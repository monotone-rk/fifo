==> flow/design.v <==
`default_nettype none
module BFIFO #(parameter                    FIFO_SIZE  =  4,   
               parameter                    FIFO_WIDTH = 32)   
              (input  wire                  CLK, 
               input  wire                  RST, 
               input  wire                  enq, 
               input  wire                  deq, 
               input  wire [FIFO_WIDTH-1:0] din, 
               output reg  [FIFO_WIDTH-1:0] dot, 
               output wire                  emp, 
               output wire                  full, 
               output reg  [FIFO_SIZE:0]    cnt);
  reg [FIFO_SIZE-1:0]  head, tail;
  reg [FIFO_WIDTH-1:0] mem [(1<<FIFO_SIZE)-1:0];
  assign emp  = (cnt==0);
  assign full = (cnt==(1<<FIFO_SIZE));
  always @(posedge CLK) dot <= mem[head];
  always @(posedge CLK) begin
    if (RST) {cnt, head, tail} <= 0;
    else begin
      case ({enq, deq})
        2'b01: begin                 head<=head+1;               cnt<=cnt-1; end
        2'b10: begin mem[tail]<=din;               tail<=tail+1; cnt<=cnt+1; end
        2'b11: begin mem[tail]<=din; head<=head+1; tail<=tail+1;             end
      endcase
    end
  end
endmodule
module MULTI_CHANNEL_FIFO #(parameter                    C_LOG      = 2,   
                            parameter                    FIFO_SIZE  = 2,   
                            parameter                    FIFO_WIDTH = 32)
                           (input  wire                  CLK,
                            input  wire                  RST,
                            input  wire                  enq,
                            input  wire [C_LOG-1:0]      enq_idx,
                            input  wire                  deq,
                            input  wire [C_LOG-1:0]      deq_idx,
                            input  wire [FIFO_WIDTH-1:0] din,
                            output reg  [FIFO_WIDTH-1:0] dot,
                            output wire [(1<<C_LOG)-1:0] emp,
                            output wire [(1<<C_LOG)-1:0] full);
  reg [FIFO_SIZE:0] head_list [(1<<C_LOG)-1:0];
  reg [FIFO_SIZE:0] tail_list [(1<<C_LOG)-1:0];
  reg [FIFO_WIDTH-1:0] mem [(1<<(C_LOG+FIFO_SIZE))-1:0];
  genvar i;
  generate
    for (i=0; i<(1<<C_LOG); i=i+1) begin: channels
      assign emp[i]  = (head_list[i] == tail_list[i]);
      assign full[i] = (head_list[i] == {~tail_list[i][FIFO_SIZE], tail_list[i][FIFO_SIZE-1:0]});
    end
  endgenerate
  wire [(C_LOG+FIFO_SIZE)-1:0] raddr = {deq_idx, head_list[deq_idx][FIFO_SIZE-1:0]};
  wire [(C_LOG+FIFO_SIZE)-1:0] waddr = {enq_idx, tail_list[enq_idx][FIFO_SIZE-1:0]};
  always @(posedge CLK) dot <= mem[raddr];
  integer p;
  always @(posedge CLK) begin
    if (RST) begin
      for (p=0; p<(1<<C_LOG); p=p+1) begin
        head_list[p] <= 0; 
        tail_list[p] <= 0;
      end
    end else begin
      case ({enq, deq})
        2'b01: begin 
          head_list[deq_idx] <= head_list[deq_idx] + 1;
        end
        2'b10: begin 
          mem[waddr]         <= din;
          tail_list[enq_idx] <= tail_list[enq_idx] + 1; 
        end
        2'b11: begin 
          mem[waddr]         <= din; 
          head_list[deq_idx] <= head_list[deq_idx] + 1; 
          tail_list[enq_idx] <= tail_list[enq_idx] + 1; 
        end
      endcase
    end
  end
endmodule
module DFIFO #(parameter                    FIFO_SIZE  =  4,   
               parameter                    FIFO_WIDTH = 32)   
              (input  wire                  CLK, 
               input  wire                  RST, 
               input  wire                  enq, 
               input  wire                  deq, 
               input  wire [FIFO_WIDTH-1:0] din, 
               output wire [FIFO_WIDTH-1:0] dot, 
               output wire                  emp, 
               output wire                  full, 
               output reg  [FIFO_SIZE:0]    cnt);
  reg [FIFO_SIZE-1:0]  head, tail;
  reg [FIFO_WIDTH-1:0] mem [(1<<FIFO_SIZE)-1:0];
  assign emp  = (cnt==0);
  assign full = (cnt==(1<<FIFO_SIZE));
  assign dot  = mem[head];
  always @(posedge CLK) begin
    if (RST) {cnt, head, tail} <= 0;
    else begin
      case ({enq, deq})
        2'b01: begin                 head<=head+1;               cnt<=cnt-1; end
        2'b10: begin mem[tail]<=din;               tail<=tail+1; cnt<=cnt+1; end
        2'b11: begin mem[tail]<=din; head<=head+1; tail<=tail+1;             end
      endcase
    end
  end
endmodule
module SRL_FIFO #(parameter                    FIFO_SIZE  = 4,    
                  parameter                    FIFO_WIDTH = 32)   
                 (input  wire                  CLK,
                  input  wire                  RST,
                  input  wire                  enq,
                  input  wire                  deq,
                  input  wire [FIFO_WIDTH-1:0] din,
                  output wire [FIFO_WIDTH-1:0] dot,
                  output wire                  emp,
                  output wire                  full,
                  output reg  [FIFO_SIZE:0]    cnt);
  reg  [FIFO_SIZE-1:0]  head;
  reg  [FIFO_WIDTH-1:0] mem [(1<<FIFO_SIZE)-1:0];
  assign emp  = (cnt==0);
  assign full = (cnt==(1<<FIFO_SIZE));
  assign dot  = mem[head];
  always @(posedge CLK) begin
    if (RST) begin
      cnt  <= 0;
      head <= {(FIFO_SIZE){1'b1}};
    end else begin
      case ({enq, deq})
        2'b01: begin cnt <= cnt - 1; head <= head - 1; end
        2'b10: begin cnt <= cnt + 1; head <= head + 1; end
      endcase
    end
  end
  integer i;
  always @(posedge CLK) begin
    if (enq) begin
      mem[0] <= din;
      for (i=1; i<(1<<FIFO_SIZE); i=i+1) mem[i] <= mem[i-1];
    end
  end
endmodule
`default_nettype wire
From RTL to reports: MULTI_CHANNEL_FIFO
What the tools print for MULTI_CHANNEL_FIFO, step after step.
Line numbers count from 1 in the design file above.
Operators: Yosys type, input widths -> output width; for muxes data width and select width s.
Library cell names are shortened.
{"block": "design", "top": "MULTI_CHANNEL_FIFO", "clk_port": "CLK", "lib": "sky130hd", "lib_corner": "tt_025C_1v80"}

Word-level counts
Counts by Yosys on the flattened word-level netlist (proc, flatten, opt, wreduce; memories kept). Register bits leave out memories and registers merged into their read ports (data or address); mux counts leave out enables and synchronous resets folded into registers. Print and check cells are left out.
Yosys's memory passes give these memory sizes; they may raise the number of words (mostly to a power of two), join words into wider ones and drop unused or constant bits.
{"block": "word_totals", "regBits": 0, "ramBits": 536, "mem_count": 3, "in_bits": 40, "output_inout_bits": 40, "elab_cells": 53}
{"block": "classes", "add_sub_neg": 2, "eq_ne": 11, "mux": 28, "bitwise": 7, "reduce_logical": 2}
{"block": "mem_list", "memory": "mem", "size": 16, "word_bits": 32, "line": 44, "source": "reg [FIFO_WIDTH-1:0] mem [(1<<(C_LOG+FIFO_SIZE))-1:0];"}
{"block": "mem_list", "memory": "head_list", "size": 4, "word_bits": 3, "line": 42, "source": "reg [FIFO_SIZE:0] head_list [(1<<C_LOG)-1:0];"}
{"block": "mem_list", "memory": "tail_list", "size": 4, "word_bits": 3, "line": 43, "source": "reg [FIFO_SIZE:0] tail_list [(1<<C_LOG)-1:0];"}
{"block": "ops", "cell": "$mux 32", "n": 5}
{"block": "ops", "cell": "$mux 3", "n": 12}
{"block": "ops", "cell": "$eq 3x3->1", "n": 8}
{"block": "ops", "cell": "$mux 1", "n": 9}
{"block": "ops", "cell": "$add 3x1->3 const B", "n": 2}
{"block": "ops", "cell": "$reduce_or 3->1", "n": 2}
{"block": "ops", "cell": "$not 1->1", "n": 4}
{"block": "ops", "cell": "$eq 2x2->1 const B", "n": 2}
{"block": "ops", "cell": "$mux 2", "n": 2}
{"block": "ops", "cell": "$or 1x1->1", "n": 3}
{"block": "ops", "cell": "$eq 2x1->1 const B", "n": 1}

Logic depth
Depth = most cells in a row (Yosys ltp): at word level without a register or memory, in the mapped netlist without a sequential cell, where the memories' decode and read muxes count.
{"block": "depth", "ltp_word": 6, "abc_area": 0, "ltp_mapped": 11, "depth_no_buf": 7}

Synthesis result
Yosys stat after the flow's synthesis: flattened, memories mapped to cells. It holds for the ABC_AREA given above (unset counts as 0); a run with the other value may have another netlist.
{"block": "synth_totals", "stdcells": 1315, "mapped_area_mm2": 0.0221512, "seqArea_mm2": 0.0167361, "ffs": 568, "buf_cells": 80}
{"block": "types", "cell": "edfxtp_1", "n": 536, "area_total_um2": 1.61E+04}
{"block": "types", "cell": "mux4_2", "n": 31, "area_total_um2": 698.17}
{"block": "types", "cell": "dfxtp_1", "n": 32, "area_total_um2": 640.614}
{"block": "types", "cell": "nand2_1", "n": 164, "area_total_um2": 615.59}
{"block": "types", "cell": "a311o_1", "n": 54, "area_total_um2": 540.518}
{"block": "types", "cell": "mux2i_1", "n": 53, "area_total_um2": 530.509}
{"block": "types", "cell": "a211oi_1", "n": 54, "area_total_um2": 405.389}
{"block": "types", "cell": "nor2b_1", "n": 61, "area_total_um2": 381.616}
{"block": "types", "cell": "mux2_2", "n": 21, "area_total_um2": 236.477}
{"block": "types", "cell": "mux2_4", "n": 13, "area_total_um2": 195.187}
{"block": "types", "cell": "nand4_1", "n": 27, "area_total_um2": 168.912}
{"block": "types", "cell": "a21oi_1", "n": 32, "area_total_um2": 160.154}
{"block": "types", "cell": "clkbuf_1", "n": 37, "area_total_um2": 138.883}
{"block": "types", "cell": "buf_6", "n": 11, "area_total_um2": 123.869}
{"block": "types", "cell": "buf_2", "n": 21, "area_total_um2": 105.101}
{"block": "types", "cell": "o21ai_0", "n": 20, "area_total_um2": 100.096}
{"block": "types", "cell": "xnor2_1", "n": 11, "area_total_um2": 96.342}
{"block": "types", "cell": "and3_1", "n": 15, "area_total_um2": 93.84}
Not listed: further types 24, cells in them 122.

Worst setup path after synthesis
Path of least setup slack by OpenSTA after synthesis, without wires, with an ideal clock, recovery checks aside; 20% of the period is set as input and as output delay. Where synthesis merged equal registers, the netlist keeps one of their names.
{"block": "synth_path", "path_type": "input-to-reg", "start": "input enq_idx[0]", "end": "memory mem[0][0]", "tclk_ps": 6430, "input_delay_ps": 1286, "setup_ps": 461, "t_first_pin_ps": 1286, "arrival_time_ps": 4722, "t_required_ps": 5969, "setup_slack_ps": 1247, "path_delay_ps": 3897, "path_stages": 6, "n_path_buf": 1, "period_less_setup_slack_ps": 5183}
"path_delay_ps" is the arrival time less input delay plus setup time.
"path_stages" counts driving pins, that of a launching flip-flop among them; a cell with two outputs on the path counts twice.
"period_less_setup_slack_ps" is the clock period less the worst setup slack; recovery checks do not enter. This is arithmetic on one report: input and output delays are still those of the set period (20% each).
Between the ends stands the longest chain of elaborated cells between them, by number of cells; it is not shown to be the way that was timed. Of several equally long chains one is given.
Each line given opens the expression or statement behind the cell; cells for indexed reads and writes are added by Yosys, which also makes memories of some case tables.
A memory read counts as a cell of the chain, while the word-level depth stops at memories.
{"block": "synth_via", "cell_sequence": "clkbuf_1 > mux4_2 > inv_1 > ha_1 > nand2_1 > nor3_1", "elab_chain_cells": 1, "cells_between": 1, "lines_between": 1, "cone_classes": "memory (1)"}
{"block": "synth_rtl", "item": "start, declared", "line": 35, "source": "input  wire [C_LOG-1:0]      enq_idx,"}
{"block": "synth_rtl", "item": "$mem_v2 4x3", "line": 43, "source": "reg [FIFO_SIZE:0] tail_list [(1<<C_LOG)-1:0];"}
{"block": "synth_rtl", "item": "end, declared", "line": 44, "source": "reg [FIFO_WIDTH-1:0] mem [(1<<(C_LOG+FIFO_SIZE))-1:0];"}

Path in the finished layout
From the final timing report of run A: the path of least setup slack in the routed layout; clock arrival at registers is part of the times.
The report prints the path's times to 10 ps; the period is as set.
{"block": "layout_path", "path_type": "input-to-reg", "start": "input deq_idx[1]", "end": "register dot[25]", "tclk_ps": 8260, "input_delay_ps": 1650, "setup_ps": 60, "t_first_pin_ps": 1650, "arrival_time_ps": 5150, "t_required_ps": 8790, "setup_slack_ps": 3640, "path_stages": 9, "n_path_buf": 4}
Between the ends stands the longest chain of elaborated cells between them, by number of cells; it is not shown to be the way that was timed. Of several equally long chains one is given.
A memory read counts as a cell of the chain, while the word-level depth stops at memories.
{"block": "layout_via", "cell_sequence": "clkdlybuf4s50_1 > buf_4 > mux2i_4 > buf_4 > mux2_4 > buf_4 > nand2_1 > a311o_1 > nand4_1", "elab_chain_cells": 1, "cells_between": 1, "lines_between": 1, "cone_classes": "memory (1)"}
{"block": "layout_rtl", "item": "start, declared", "line": 37, "source": "input  wire [C_LOG-1:0]      deq_idx,"}
{"block": "layout_rtl", "item": "$mem_v2 4x3", "line": 42, "source": "reg [FIFO_SIZE:0] head_list [(1<<C_LOG)-1:0];"}
{"block": "layout_rtl", "item": "end, declared", "line": 39, "source": "output reg  [FIFO_WIDTH-1:0] dot,"}

Memo
Re: implementation data of MULTI_CHANNEL_FIFO

Top module MULTI_CHANNEL_FIFO; platform sky130hd; tools Yosys and OpenROAD; 2 stored runs in no particular order. Input and output delays are each 20% of the period that was set; the output load is 0.01 pF.
By "clock_period_reached_ps" is meant the clock period of the run minus its worst setup slack. This is arithmetic on one report: input and output delays are still those of the set period (20% each).
"worstPathTime_ps" means the part of the period allowed to the worst setup path (the constraints hold back 20% at inputs and 20% at outputs) less its slack; where the path has registers, the arrival times of their clocks count too.
"final_power_uw": no workload was simulated; the value follows from the tool's default switching activity.
"worstPathTime_ps" is known to 10 ps.

{"run": "run A", "settings": { "period_ns": 8.26, "CORE_UTILIZATION": 35, "PLACE_DENSITY": 0.43, "GPL_ROUTABILITY_DRIVEN": 0, "CTS_CLUSTER_DIAMETER": 141, "CAP_MARGIN": 30, "MIN_ROUTING_LAYER": "met2", "CORE_MARGIN": 2, "SLEW_MARGIN": 20 }, "results": { "ws_setup_ps": 3643, "fin_tns_ps": 0, "worstPathTime_ps": 2970, "worst_path_kind": "input-to-reg", "clock_period_reached_ps": 4617, "holdWs_ps": 574, "post_route_util_pct": 41.4, "design.die.area_mm2": 0.0653186, "synthesis_area_mm2": 0.0221512, "final_power_uw": 6584, "post_route_stdcell_area_mm2": 0.026035 }}
{"run": "run B", "settings": { "period_ns": 8.41, "CORE_UTILIZATION": 52, "PLACE_DENSITY_LB_ADDON": 0.2, "CORE_MARGIN": 9, "CELL_PAD_IN_SITES_GLOBAL_PLACEMENT": 3, "ABC_AREA": 1, "GPL_ROUTABILITY_DRIVEN": 1, "CAP_MARGIN": 0, "SLEW_MARGIN": 20 }, "outcome": "incomplete, placement halted on FLW-0024"}
